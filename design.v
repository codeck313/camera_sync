==> flow/design.v <==
module control_unit(
 input wire clk_in,
 input wire reset,
 input wire master_adc,
 input wire slave_adc,
 output reg [15:0] misalign,
 output reg ready);
  reg [15:0] cnt;
  reg cnt_en, cnt_reset;
  reg master_adc_prev, slave_adc_prev;
  wire master_adc_r, slave_adc_f;
  assign master_adc_r = master_adc > master_adc_prev;
  assign slave_adc_f = slave_adc < slave_adc_prev;
  always @(posedge clk_in)
    begin
      master_adc_prev <= master_adc;
      slave_adc_prev <= slave_adc;
    end
  always @(posedge clk_in)
    begin
      if (reset)
        begin
          { ready, cnt_en } <= 2'b00;
          misalign <= 0;
        end 
      else 
        begin
          if ((master_adc == 1'b0) && (slave_adc == 1'b1))
          { ready, cnt_reset } <= 2'b01;
          else
            cnt_reset <= 1'b0;
          if (master_adc_r && slave_adc_f)
            begin
              misalign <= 0;
              { ready, cnt_en } <= 2'b10;
            end
          else if ((master_adc_r && !slave_adc_f) || (!master_adc_r && slave_adc_f))
            begin
              { ready, cnt_en } <= 2'b01;
            end
          if ((cnt_en == 1'b1) && (master_adc_r || slave_adc_f))
            begin
              { ready, cnt_en } <= 2'b10;
              misalign <= master_adc_r ? (-(cnt>>1)) : (cnt>>1);
            end
        end
    end
  always @(posedge clk_in)  
    if ((cnt_reset) || (reset))
      cnt <= 0;
  else if (cnt_en)
    cnt <= cnt + 1;
endmodule
module slave_module(
  input wire rst_FSM,
  input wire pix_clk, 
  input wire end_adc, 
  inout wire feedback_master, 
  output reg rst_cam, 
  output reg sample_cam);
  reg [5:0] delay_counter;
  parameter us1_delay = 6'd4;  
  parameter us2_delay = 6'd8;  
  reg write;
  reg sample_eligible, sample_rcv;
  reg [1:0] sample_state;
  parameter wait_rst = 2'b00, send_sample = 2'b01, recv_adc = 2'b10;
  reg [1:0] integration_state;
  parameter send_rst = 2'b00, wait_8 = 2'b01, wait_high_sample = 2'b10, wait_low_sample = 2'b11;
  assign feedback_master = (write) ? 1'b0 : 1'bz;
  always @ (posedge pix_clk)
    begin
      if (rst_FSM)
        begin
          $display("verytime");
          write <= 0;
          sample_eligible <= 0;
          sample_rcv <= 0;
          delay_counter <= 0;
          sample_state <= wait_rst;
          sample_cam <= 0;
          integration_state <= send_rst;
          rst_cam <= 0;
        end 
      else 
        begin
          case(sample_state)
            wait_rst:
              begin
                if (sample_eligible && end_adc)
                  begin
                    sample_state <= send_sample;
                    sample_eligible <= 0;
                    write <= 1;
                  end
              end
            send_sample:
              begin
                if (delay_counter==us1_delay)
                  begin
                    sample_state <= recv_adc;
                    delay_counter <= 6'd0;
                    sample_cam <= 0;
                    sample_rcv<=0;
                  end
                else if (write == 1)
                  write <= 0;
                else if (!feedback_master||sample_rcv)
                  begin
                    sample_cam <= 1;
                    delay_counter <= delay_counter + 1;
                    sample_rcv<=1;
                  end
              end
            recv_adc:
              begin
                if(!end_adc)
                  sample_state <= wait_rst;
              end
            default: sample_state <= wait_rst;
          endcase  
        end
    end
  always @ (posedge pix_clk)
    begin
      if(!rst_FSM)
        begin
          case(integration_state)
            send_rst:
              begin
                if (delay_counter==us2_delay)
                  begin
                    integration_state <= wait_8;
                    delay_counter<= 6'd0;
                    rst_cam <= 0;
                  end
                else
                  begin
                    rst_cam <= 1;
                    delay_counter <= delay_counter + 1;
                  end
              end
            wait_8:
              begin
                if (delay_counter==8)
                  begin
                    integration_state <= wait_high_sample;
                    delay_counter <= 6'd0;
                    sample_eligible <= 1;
                  end
                else
                  begin
                    delay_counter <= delay_counter + 1;
                  end
              end
            wait_high_sample:
              begin
                if (sample_cam)
                  integration_state <= wait_low_sample;
              end
            wait_low_sample:
              begin
                if(!sample_cam)
                  begin
                    if (delay_counter==7)
                      begin
                        integration_state <= send_rst;
                        delay_counter <= 6'd0;
                      end
                    else
                      begin
                        delay_counter <= delay_counter + 1;
                      end
                  end
              end
            default: integration_state <= send_rst;
          endcase 
        end
    end
endmodule
module master_module(
  input wire rst_FSM,
  input wire pix_clk, 
  input wire end_adc, 
  input wire [7:0] mismatch_delay, 
  input wire ready, 
  inout wire control_slave, 
  output reg rst_cam, 
  output reg sample_cam,
  output reg rst_cu);
  reg [8:0] delay_counter;
  parameter us1_delay = 6'd4;  
  parameter us2_delay = 6'd8;  
  reg write;
  reg sample_eligible;
  reg [7:0] align_delay;
  reg first_cycle;
  reg [1:0] sample_state;
  parameter wait_rst = 2'b00, send_sample = 2'b01, recv_adc = 2'b10;
  reg [1:0] integration_state;
  parameter send_rst = 2'b00, wait_8 = 2'b01, wait_high_sample = 2'b10, wait_low_sample = 2'b11;
  assign control_slave = (write) ? 1'b0 : 1'bz;
  always @ (posedge pix_clk)
    begin
      if (rst_FSM)
        begin
          $display("verytime");
          write = 0;
          sample_eligible = 0;
          delay_counter= 8'd0;
          sample_state = wait_rst;
          sample_cam = 0;
          integration_state = send_rst;
          rst_cam = 0;
          rst_cu = 0;
          first_cycle = 1;
        end 
      else
        begin
          case(sample_state)
            wait_rst:
              begin
                if (sample_eligible && end_adc && (ready||first_cycle))
                  begin
                    sample_state <= send_sample;
                    sample_eligible <= 0;
                    align_delay <= first_cycle? 7'd0 : mismatch_delay;
                    rst_cu <= 1;
                    first_cycle <= 0;
                  end
              end
            send_sample:
              begin
                if (delay_counter == align_delay + 1)  
                  sample_cam <= 1;
                if (delay_counter==us1_delay + align_delay + 1)  
                  begin 
                    sample_state <= recv_adc;
                    delay_counter <= 6'd0;
                    sample_cam <= 0;
                  end
                else
                  begin
                    if (delay_counter >= us1_delay)
                      write <= 0;
                    else
                      write <= 1;
                    delay_counter <= delay_counter + 1;
                  end
              end
            recv_adc:
              begin
                if(!end_adc)
                  begin
                    sample_state <= wait_rst;
                    rst_cu <= 0;
                  end
              end
            default: sample_state <= wait_rst;
          endcase 
        end
    end
  always @ (posedge pix_clk)
    begin
      if (!rst_FSM)
        begin
          case(integration_state)
            send_rst:
              begin
                if (delay_counter==us2_delay)
                  begin
                    integration_state <= wait_8;
                    delay_counter<= 6'd0;
                    rst_cam <= 0;
                  end
                else
                  begin
                    rst_cam <= 1;
                    delay_counter <= delay_counter + 1;
                  end
              end
            wait_8:
              begin
                if (delay_counter==8)
                  begin
                    integration_state <= wait_high_sample;
                    delay_counter <= 6'd0;
                    sample_eligible <= 1;
                  end
                else
                  begin
                    delay_counter <= delay_counter + 1;
                  end
              end
            wait_high_sample:
              begin
                if (sample_cam)
                  integration_state <= wait_low_sample;
              end
            wait_low_sample:
              begin
                if(!sample_cam)
                  begin
                    if (delay_counter==7)
                      begin
                        integration_state <= send_rst;
                        delay_counter <= 6'd0;
                      end
                    else
                      begin
                        delay_counter <= delay_counter + 1;
                      end
                  end
              end
            default: integration_state <= send_rst;
          endcase 
        end
    end
endmodule
==> Reports on control_unit <==
Tool output for the design above, in the order of the flow.
Line numbers count from 1 in the design file above.
Operators: Yosys type, input widths -> output width; for muxes data width and select width s.
Cell names lack the library's common part.
{ "setup": {"design": "control_unit", "clock_port": "clk_in", "lib": "sky130hd", "pvt_corner": "tt_025C_1v80"} }

==> After elaboration <==
Source: Yosys, flattened and elaborated, memories not mapped. Widths are those after wreduce. Registers that Yosys merges into a memory's read port (data or address) are not register bits. Print and check cells do not count. Equal cells are merged and count once.
{ "op_classes": {"n_mul": 0, "muxes": 8, "shift": 0, "n_logic": 1, "n_div": 0, "cmp": 2, "n_eq": 0, "reduce_logical": 13, "addsub": 2} }
{ "op_table": {"columns": ["operator", "n"], "rows": [
  ["$mux 16", 3],
  ["$neg 15->16", 1],
  ["$add 16x1->16 const B", 1],
  ["$logic_and 1x1->1", 5],
  ["$mux 1", 5],
  ["$reduce_bool 4->1", 1],
  ["$logic_or 1x1->1", 3],
  ["$reduce_or 3->1", 1],
  ["$logic_not 1->1", 2],
  ["$reduce_bool 2->1", 1],
  ["$gt 1x1->1", 1],
  ["$lt 1x1->1", 1],
  ["$not 1->1", 1]
]} }
{ "word_totals": {"regBits": 37, "latchBits": 0, "in_bits": 4, "mem_bits_rw": 0, "word_cells": 33, "output_inout_bits": 17, "memories": 0, "clocked_rd_ports_x_width": 0, "romBits": 0} }

==> Longest topological paths <==
Depth = most cells in a row (Yosys ltp): at word level without a register or memory, in the mapped netlist without a sequential cell, where the memories' decode and read muxes count.
{ "logic_depth": {"ltp_word": 7, "ABC_AREA": 0, "mapped_depth": 9, "depth_no_buf": 6} }

==> After synthesis <==
Source: synth_stat.txt of the flow (Yosys; design flattened, memories mapped). It holds for the ABC_AREA given above (unset counts as 0); a run with the other value may have another netlist.
{ "by_type": {"columns": ["type", "n", "type_area_um2"], "rows": [
  ["dfxtp_1", 36, 720.691],
  ["xnor2_1", 21, 183.926],
  ["nand2_1", 20, 75.072],
  ["nor4_2", 6, 75.072],
  ["nor2_1", 19, 71.318],
  ["o21ai_1", 14, 70.067],
  ["ha_1", 5, 62.56],
  ["nand4_4", 2, 42.541],
  ["nor4_4", 2, 42.541],
  ["inv_1", 9, 33.782],
  ["a21oi_1", 6, 30.029],
  ["buf_2", 6, 30.029],
  ["edfxtp_1", 1, 30.029],
  ["nor3_1", 6, 30.029],
  ["xor2_1", 3, 26.275],
  ["a31oi_1", 4, 25.024],
  ["nand4_1", 4, 25.024],
  ["buf_4", 3, 22.522]
]} }
Not listed: further types 22, cells in them 39.
{ "synth_totals": {"seqArea_um2": 750.7, "cell_count": 206, "mapped_area_um2": 1876.8, "buffers": 16, "flip_flops": 37} }

==> Worst setup path after synthesis <==
Source: OpenSTA report_checks on the synthesized netlist (no wires, ideal clock, input and output delay 20% of the period each), path of least setup slack; recovery checks are left aside. Register names are those of the netlist, which keeps one name where synthesis merged equal registers.
{ "synth_path": {"path_type": "input to register", "start": "input master_adc", "end": "register misalign[3]", "setup_slack_ns": 0.008, "driving_pins": 8, "n_path_buf": 4, "launch_ns": 0.360, "required_ns": 1.731, "setup_ns": 0.069, "clock_period_ns": 1.8, "in_delay_ns": 0.360, "delay_ns": 1.432, "t_arrival_ns": 1.723, "period_less_setup_slack_ns": 1.792} }
"delay_ns" is the arrival time less input delay plus setup time.
"driving_pins" counts driving pins, that of a launching flip-flop among them; a cell with two outputs on the path counts twice.
"period_less_setup_slack_ns" = period - worst setup slack (recovery checks aside). The figure is calculated, with input and output delays left at 20% of the set period.
Between the ends stands the longest chain of elaborated cells between them, by number of cells; it is not shown to be the way that was timed. Of several equally long chains one is given.
A line is the first line of the expression or statement that the cell stems from. Yosys adds cells for indexed reads and writes and turns some case tables into memories.
A register here has more assigning lines than the two given.
{ "synth_between": {"path_cell_list": "nand2b_1 -> clkbuf_1 -> buf_2 -> ha_1 -> or3b_1 -> buf_2 -> buf_2 -> o21ai_1", "elab_chain_cells": 4, "cells_between": 8, "cone_lines": 4, "classes_between": "compare: 1; mux: 3; reduce/logical: 4"} }
{ "synth_rtl": {"columns": ["item", "line_no", "source"], "rows": [
  ["start, declared", 4, "input wire master_adc,"],
  ["$gt 1x1->1", 12, "assign master_adc_r = master_adc > master_adc_prev;"],
  ["$logic_and 1x1->1", 32, "if (master_adc_r && slave_adc_f)"],
  ["$mux 16", 32, null],
  ["$mux 16", 41, "if ((cnt_en == 1'b1) && (master_adc_r || slave_adc_f))"],
  ["end, assigned", 34, "misalign <= 0;"],
  ["end, assigned", 44, "misalign <= master_adc_r ? (-(cnt>>1)) : (cnt>>1);"],
  ["end, declared", 6, "output reg [15:0] misalign,"]
]} }

==> Path in the finished layout <==
From the final timing report of entry A: the path of least setup slack in the routed layout; clock arrival at registers is part of the times.
{ "layout_path": {"path_type": "input to register", "start": "input slave_adc", "end": "register misalign[9]", "clock_period_ns": 2.61, "t_arrival_ns": 2.34, "setup_slack_ns": 0.48, "driving_pins": 7, "in_delay_ns": 0.52, "setup_ns": 0.07, "launch_ns": 0.52, "n_path_buf": 1, "required_ns": 2.82} }
Between the ends stands the longest chain of elaborated cells between them, by number of cells; it is not shown to be the way that was timed. Of several equally long chains one is given.
A register here has more assigning lines than the two given.
{ "layout_between": {"path_cell_list": "clkdlybuf4s50_1 -> nand2b_1 -> inv_1 -> ha_1 -> nor3_4 -> nand2_1 -> o21ai_1", "elab_chain_cells": 4, "cells_between": 7, "cone_lines": 3, "classes_between": "compare: 1; mux: 2; reduce/logical: 4"} }
{ "layout_rtl": {"columns": ["item", "line_no", "source"], "rows": [
  ["start, declared", 5, "input wire slave_adc,"],
  ["$lt 1x1->1", 13, "assign slave_adc_f = slave_adc < slave_adc_prev;"],
  ["$logic_and 1x1->1", 32, "if (master_adc_r && slave_adc_f)"],
  ["$mux 16", 32, null],
  ["$mux 16", 41, "if ((cnt_en == 1'b1) && (master_adc_r || slave_adc_f))"],
  ["end, assigned", 34, "misalign <= 0;"],
  ["end, assigned", 44, "misalign <= master_adc_r ? (-(cnt>>1)) : (cnt>>1);"],
  ["end, declared", 6, "output reg [15:0] misalign,"]
]} }

Wiki page: control_unit / flow data

Record of 2 stored runs of the RTL-to-layout flow on control_unit, platform sky130hd. The runs are unordered. Constraints: input delay and output delay 20% of the set period each, output load 0.01 pF.
By "achieved clock period (ns)" is meant the clock period of the run minus its worst setup slack. This is arithmetic on one report: input and output delays are still those of the set period (20% each).
By "finish__power__total" is meant OpenSTA's value without simulated activity: inputs other than the clock are taken to toggle once in ten clock periods, and the tool carries that through the logic.

settings of entry A
{
  "period_ns": 2.61,
  "CORE_UTILIZATION": 16,
  "SETUP_SLACK_MARGIN": 0.27,
  "PLACE_DENSITY": 0.68,
  "HOLD_SLACK_MARGIN": 0.05,
  "CORE_ASPECT_RATIO": 0.65,
  "CORE_MARGIN": 4,
  "CELL_PAD_IN_SITES_GLOBAL_PLACEMENT": 0,
  "CELL_PAD_IN_SITES_DETAIL_PLACEMENT": 2,
  "TNS_END_PERCENT": 95,
  "ABC_AREA": 0,
  "GPL_ROUTABILITY_DRIVEN": 0,
  "CTS_CLUSTER_DIAMETER": 260,
  "MIN_ROUTING_LAYER": "met2",
  "CAP_MARGIN": 20,
  "SLEW_MARGIN": 20
}
report of entry A
yosys chip area after synthesis (um^2): 1876.8
finish__design__die__area: 13567.4
finish__design__instance__utilization: 0.2081
finish__timing__setup__ws: 0.483
finish__timing__setup__tns: 0.000
finish__timing__hold__ws: 0.463
finish__power__total: 1.285e-03
achieved clock period (ns): 2.127

settings of entry B
{
  "period_ns": 1.79,
  "SETUP_SLACK_MARGIN": 0.12,
  "CAP_MARGIN": 20,
  "CORE_MARGIN": 2,
  "CORE_UTILIZATION": 40,
  "SLEW_MARGIN": 20
}
report of entry B
yosys chip area after synthesis (um^2): 1876.8
finish__design__die__area: 5256.2
finish__design__instance__utilization: 0.5290
finish__timing__setup__ws: 0.170
finish__timing__setup__tns: 0.000
finish__timing__hold__ws: 0.311
finish__power__total: 1.597e-03
achieved clock period (ns): 1.620
